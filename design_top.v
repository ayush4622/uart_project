==> flow/design.v <==
`timescale 1ns / 1ps
module uart_rx(
    input clk_fpga,
    input reset,
    input rxd,
    output reg [7:0] Rx_data
);
    reg shift;
    reg state, next_state;
    reg [3:0] bit_counter;
    reg [1:0] sample_counter;
    reg [13:0] baud_counter;
    reg [9:0] rx_shiftreg;
    reg clear_bitcounter, inc_bitcounter, inc_samplecounter, clear_samplecounter;
    parameter clk_freq = 50000000;    
    parameter baud_rate = 9600;
    parameter div_sample = 4;
    parameter div_counter = 1302;   
    parameter mid_sample = div_sample/2;
    parameter div_bit = 10;   
    always @(posedge clk_fpga or posedge reset) begin
        if (reset) begin
            state <= 0;
            bit_counter <= 0;
            baud_counter <= 0;
            sample_counter <= 0;
            rx_shiftreg <= 0;
        end else begin
            baud_counter <= baud_counter + 1;
            if (baud_counter >= div_counter-1) begin
                baud_counter <= 0;
                state <= next_state;
                if (shift)
                    rx_shiftreg <= {rxd, rx_shiftreg[9:1]};
                if (clear_samplecounter)
                    sample_counter <= 0;
                else if (inc_samplecounter)
                    sample_counter <= sample_counter + 1;
                if (clear_bitcounter)
                    bit_counter <= 0;
                else if (inc_bitcounter)
                    bit_counter <= bit_counter + 1;
            end
        end
    end
    always @(*) begin
        shift = 0;
        clear_samplecounter = 0;
        inc_samplecounter = 0;
        clear_bitcounter = 0;
        inc_bitcounter = 0;
        next_state = state;
        case (state)
            0: begin  
                if (!rxd) begin   
                    next_state = 1;
                    clear_bitcounter = 1;
                    clear_samplecounter = 1;
                end
            end
            1: begin  
                if (sample_counter == mid_sample - 1)
                    shift = 1;
                if (sample_counter == div_sample - 1) begin
                    if (bit_counter == div_bit - 1)
                        next_state = 0;
                    inc_bitcounter = 1;
                    clear_samplecounter = 1;
                end else begin
                    inc_samplecounter = 1;
                end
            end
        endcase
    end
    always @(posedge clk_fpga) begin
        if (bit_counter == div_bit-1)
            Rx_data <= rx_shiftreg[8:1];   
    end
endmodule
`timescale 1ns / 1ps
module uart_display (
    input wire clk,       
    input wire rx,        
    output reg [7:0] led,  
    output reg [6:0] seg,  
    output reg [1:0] an    
);
    wire [7:0] rx_data;
    reg [3:0] tens, ones;
    reg [15:0] refresh_counter = 0;
    reg digit_select = 0;  
    uart_rx uartReceiver (
        .clk_fpga(clk),
        .reset(1'b0),
        .rxd(rx),
        .Rx_data(rx_data)
    );
    always @(posedge clk) begin
        led <= rx_data;    
        ones <= rx_data % 10;    
        tens <= rx_data / 10;    
    end
    always @(posedge clk) begin
        refresh_counter <= refresh_counter + 1;
        if (refresh_counter == 50000) begin
            digit_select <= ~digit_select;
            refresh_counter <= 0;
        end
    end
    always @(*) begin
        if (digit_select) begin
            an = 2'b10;  
            seg = seven_seg_decoder(tens);
        end else begin
            an = 2'b01;  
            seg = seven_seg_decoder(ones);
        end
    end
    function [6:0] seven_seg_decoder;
        input [3:0] digit;
        begin
            case (digit)
                4'd0: seven_seg_decoder = 7'b1000000;
                4'd1: seven_seg_decoder = 7'b1111001;
                4'd2: seven_seg_decoder = 7'b0100100;
                4'd3: seven_seg_decoder = 7'b0110000;
                4'd4: seven_seg_decoder = 7'b0011001;
                4'd5: seven_seg_decoder = 7'b0010010;
                4'd6: seven_seg_decoder = 7'b0000010;
                4'd7: seven_seg_decoder = 7'b1111000;
                4'd8: seven_seg_decoder = 7'b0000000;
                4'd9: seven_seg_decoder = 7'b0010000;
                default: seven_seg_decoder = 7'b1111111;  
            endcase
        end
    endfunction
endmodule
Tool chain data of uart_display
Tool output for the design above, in the order of the flow. Lines are those of the file above, counted from 1. Not given: -

Top: uart_display. Clock input: clk. Library: sky130hd. Timing corner: tt_025C_1v80.

Word level
Source: Yosys, flattened and elaborated, memories not mapped. Widths are those after wreduce. Registers that Yosys merges into a memory's read port (data or address) are not register bits. Print and check cells do not count. Equal cells are merged and count once. Yosys's memory passes give these memory sizes; they may raise the number of words (mostly to a power of two), join words into wider ones and drop unused or constant bits.

The entry for register bits reads 64. Under memory bits (read-only) stands 224. Under clocked read ports x word width stands 14. For memories kept the number is 2. For input port bits the number is 2. For output and inout bits the number is 17. The figure for cells after elaboration is 45.

Add/sub/neg operators: 4. The entry for divide/modulo/power cells reads 2. Under order comparisons stands 1. The entry for equality and inequality tests reads 4. The entry for mux-type cells reads 16. The entry for bitwise gates (word level) reads 2. Reductions and logical operators: 5.

Memories: (name not given) (words 16, bits a word 7, read ports 1, wr ports 0, line 122) `case (digit)`; (name not given) (words 16, bits a word 7, read ports 1, wr ports 0, line 122).

Operators with widths (number): 8-bit by 4-bit divider with 32-bit output (second input constant) (1); 8-bit by 4-bit remainder unit with 32-bit output (second input constant) (1); 16-bit by 1-bit adder with 16-bit output (second input constant) (1); 16-bit == test (second input constant) (1); 14-bit by 1-bit adder with 14-bit output (second input constant) (1); 14-bit by 11-bit greater-or-equal comparator with 1-bit output (second input constant) (1); 1-bit parallel mux with 2-bit select (6); 7-bit 2-to-1 mux (1); 2-bit AND reduction (3); 1-bit 2-to-1 mux (6); 2-bit nonzero test (2); 4-bit by 1-bit adder with 4-bit output (second input constant) (1); 4-bit == test (second input constant) (1); 4-bit 2-to-1 mux (1); 2-bit 2-to-1 mux (2); 1-bit inverter (2); 2-bit by 1-bit adder with 2-bit output (second input constant) (1); 2-bit by 1-bit == test with 1-bit output (second input constant) (1); 2-bit == test (second input constant) (1).

Depth
Yosys ltp: most cells in a row. Word level: on the elaborated netlist, between registers, memories and ports. Mapped: between sequential cells and ports; inverters and the memories' decode and read muxes count.

Word-level depth: 5. The entry for ABC_AREA reads 0. Mapped depth: 21.

After synthesis
Source: synth_stat.txt of the flow (Yosys; design flattened, memories mapped). It holds for the ABC_AREA given above (unset counts as 0); a run with the other value may have another netlist.

Cell types: sky130_fd_sc_hd__dfxtp_1 (number 52, total area 1.04E+03 um^2); sky130_fd_sc_hd__edfxtp_1 (number 25, total area 750.72 um^2); sky130_fd_sc_hd__ha_1 (number 20, total area 250.24 um^2); sky130_fd_sc_hd__nor2_1 (number 37, total area 138.883 um^2); sky130_fd_sc_hd__xnor2_1 (number 15, total area 131.376 um^2); sky130_fd_sc_hd__nand3_1 (number 25, total area 125.12 um^2); sky130_fd_sc_hd__a21oi_1 (number 22, total area 110.106 um^2); sky130_fd_sc_hd__xor2_1 (number 11, total area 96.342 um^2); sky130_fd_sc_hd__mux2_2 (number 7, total area 78.826 um^2); sky130_fd_sc_hd__and3_1 (number 12, total area 75.072 um^2); sky130_fd_sc_hd__inv_1 (number 20, total area 75.072 um^2); sky130_fd_sc_hd__o21ai_0 (number 14, total area 70.067 um^2); sky130_fd_sc_hd__nand2_1 (number 17, total area 63.811 um^2); sky130_fd_sc_hd__a31oi_1 (number 10, total area 62.56 um^2); sky130_fd_sc_hd__nor3_1 (number 10, total area 50.048 um^2); sky130_fd_sc_hd__mux2i_1 (number 4, total area 40.038 um^2); sky130_fd_sc_hd__nor2b_1 (number 6, total area 37.536 um^2); sky130_fd_sc_hd__xnor2_2 (number 2, total area 32.531 um^2).

Other cell types: 47; their cells: 79.

The figure for cells in the netlist is 388. Under cell area after synthesis stands 0.0038512 mm^2. Flip-flop cells: 77.

The figures by module come from a second, unflattened synthesis with its own total; it is not the netlist above.

For cells (unflattened synthesis) the number is 436. The entry for area total of the unflattened synthesis reads 0.0042666 mm^2.

Rows give one instance, submodules left out.

Modules: uart_display (instances 1, cells 305, area 0.0025875 mm^2); uart_rx (instances 1, cells 131, area 0.0016791 mm^2).

Worst setup path after synthesis
Path of least setup slack by OpenSTA after synthesis, without wires, with an ideal clock, recovery checks aside; 20% of the period is set as input and as output delay. Where synthesis merged equal registers, the netlist keeps one of their names.

Kind: reg2reg. Start: register uartReceiver.Rx_data[6]. End: register (no name shown). The figure for clock period is 4.67 ns. The entry for setup time reads 0.079 ns. The entry for time at the first pin reads 0.000 ns. The figure for arrival is 4.212 ns. Under required time stands 4.591 ns. Setup slack: 0.379 ns. For delay of the path the number is 4.291 ns. Stages: 21. The entry for buffers on the path reads 2. The figure for period reached after synthesis is 4.291 ns.

"delay of the path" = arrival - input delay + setup time. "stages": output pins that drive a net of the path, with the launching flip-flop's if there is one; two outputs of one cell count as two. "period reached after synthesis" = period - worst setup slack (recovery checks aside). The figure is calculated, with input and output delays left at 20% of the set period.

Cell sequence: sky130_fd_sc_hd__edfxtp_1 -> sky130_fd_sc_hd__or2_1 -> sky130_fd_sc_hd__buf_6 -> sky130_fd_sc_hd__ha_1 -> sky130_fd_sc_hd__nor2b_1 -> sky130_fd_sc_hd__o311a_1 -> sky130_fd_sc_hd__or2_0 -> sky130_fd_sc_hd__buf_2 -> sky130_fd_sc_hd__a311oi_1 -> sky130_fd_sc_hd__a31o_2 -> sky130_fd_sc_hd__or4_4 -> sky130_fd_sc_hd__nand3_1 -> sky130_fd_sc_hd__nor2_1 -> sky130_fd_sc_hd__o31ai_1 -> sky130_fd_sc_hd__inv_2 -> sky130_fd_sc_hd__xnor2_1 -> sky130_fd_sc_hd__ha_1 -> sky130_fd_sc_hd__nor2b_1 -> sky130_fd_sc_hd__o22ai_1 -> sky130_fd_sc_hd__a211o_1 -> sky130_fd_sc_hd__a22oi_1.

RTL lines, path post-synthesis: from (decl) (line 6) `output reg [7:0] Rx_data`; from (assign) (line 77) `Rx_data <= rx_shiftreg[8:1];`.

No chain of elaborated cells between the ends is given.

Path in the finished layout
From the final timing report of stored run 1: the path of least setup slack in the routed layout; clock arrival at registers is part of the times.

Kind: reg2reg. Start: register uartReceiver.Rx_data[6]. End: register (no name shown). The figure for clock period is 3.36 ns. The entry for setup time reads 0.08 ns. The entry for time at the first pin reads 0.33 ns. The figure for arrival is 4.37 ns. Under required time stands 3.62 ns. Setup slack: -0.75 ns. Stages: 21. The entry for buffers on the path reads 2.

Cell sequence: sky130_fd_sc_hd__edfxtp_1 -> sky130_fd_sc_hd__or2_1 -> sky130_fd_sc_hd__buf_6 -> sky130_fd_sc_hd__ha_4 -> sky130_fd_sc_hd__nor2b_4 -> sky130_fd_sc_hd__o311a_4 -> sky130_fd_sc_hd__or2_0 -> sky130_fd_sc_hd__buf_4 -> sky130_fd_sc_hd__a311oi_2 -> sky130_fd_sc_hd__a31o_4 -> sky130_fd_sc_hd__or4_4 -> sky130_fd_sc_hd__nand3_4 -> sky130_fd_sc_hd__nor2_4 -> sky130_fd_sc_hd__o31ai_4 -> sky130_fd_sc_hd__inv_2 -> sky130_fd_sc_hd__xnor2_2 -> sky130_fd_sc_hd__ha_2 -> sky130_fd_sc_hd__nor2b_4 -> sky130_fd_sc_hd__o22ai_1 -> sky130_fd_sc_hd__a211o_1 -> sky130_fd_sc_hd__a22oi_2.

RTL lines, path after layout: from (decl) (line 6) `output reg [7:0] Rx_data`; from (assign) (line 77) `Rx_data <= rx_shiftreg[8:1];`.

No chain of elaborated cells between the ends is given.

==> runs of uart_display <==
2 stored runs of uart_display in the flow (synthesis by Yosys, layout by OpenROAD, sky130hd cells), in arbitrary order. Constraints: input delay and output delay 20% of the set period each, output load 0.01 pF. "period reached" is the run's clock period less its worst setup slack. It is reckoned from that one timing run; input and output delays stay at 20% of the period that was set. By "time on the worst setup path" is meant the share of the clock period that the worst setup path is allowed (20% is reserved at inputs, 20% at outputs), minus its slack. Clock arrival times at its registers enter into it. By "total power after layout" is meant OpenSTA's value without simulated activity: inputs other than the clock are taken to toggle once in ten clock periods, and the tool carries that through the logic.

Stored run 1 has these settings: period_ns 3.36; CORE_UTILIZATION 35; SETUP_SLACK_MARGIN 0.87; CORE_ASPECT_RATIO 0.66; GPL_TIMING_DRIVEN 0; CTS_CLUSTER_SIZE 98; CTS_CLUSTER_DIAMETER 240; CAP_MARGIN 20; SLEW_MARGIN 0; CORE_MARGIN 2. The netlist area reported by Yosys reads 0.0038512 mm^2. For the area inside the die boundary the run shows 0.011877 mm^2. The measured standard-cell area after layout is 0.0049835 mm^2. The post-route utilization reads 45.9 %. The setup slack of the critical path reads -0.749 ns. The setup TNS is -5.209 ns. The measured worst hold slack after layout is 0.407 ns. The measured total power after layout is 3.447 mW. The period reached is 4.109 ns. The time on the worst setup path is 4.11 ns. Type of the worst setup path: reg2reg.

Stored run 2 has these settings: period_ns 2.83; CORE_UTILIZATION 28; SETUP_SLACK_MARGIN -0.24; PLACE_DENSITY_LB_ADDON 0.06; HOLD_SLACK_MARGIN 0.26; CELL_PAD_IN_SITES_GLOBAL_PLACEMENT 1; ABC_AREA 0; GPL_ROUTABILITY_DRIVEN 1; CAP_MARGIN 30; CORE_MARGIN 2; SLEW_MARGIN 20. The netlist area reported by Yosys reads 0.0038512 mm^2. For the area inside the die boundary the run shows 0.0147088 mm^2. The measured standard-cell area after layout is 0.0052926 mm^2. The post-route utilization reads 39.7 %. The setup slack of the critical path reads -0.966 ns. The setup TNS is -9.228 ns. The measured worst hold slack after layout is 0.417 ns. The measured total power after layout is 4.126 mW. The period reached is 3.796 ns. The time on the worst setup path is 3.80 ns. Type of the worst setup path: reg2reg.
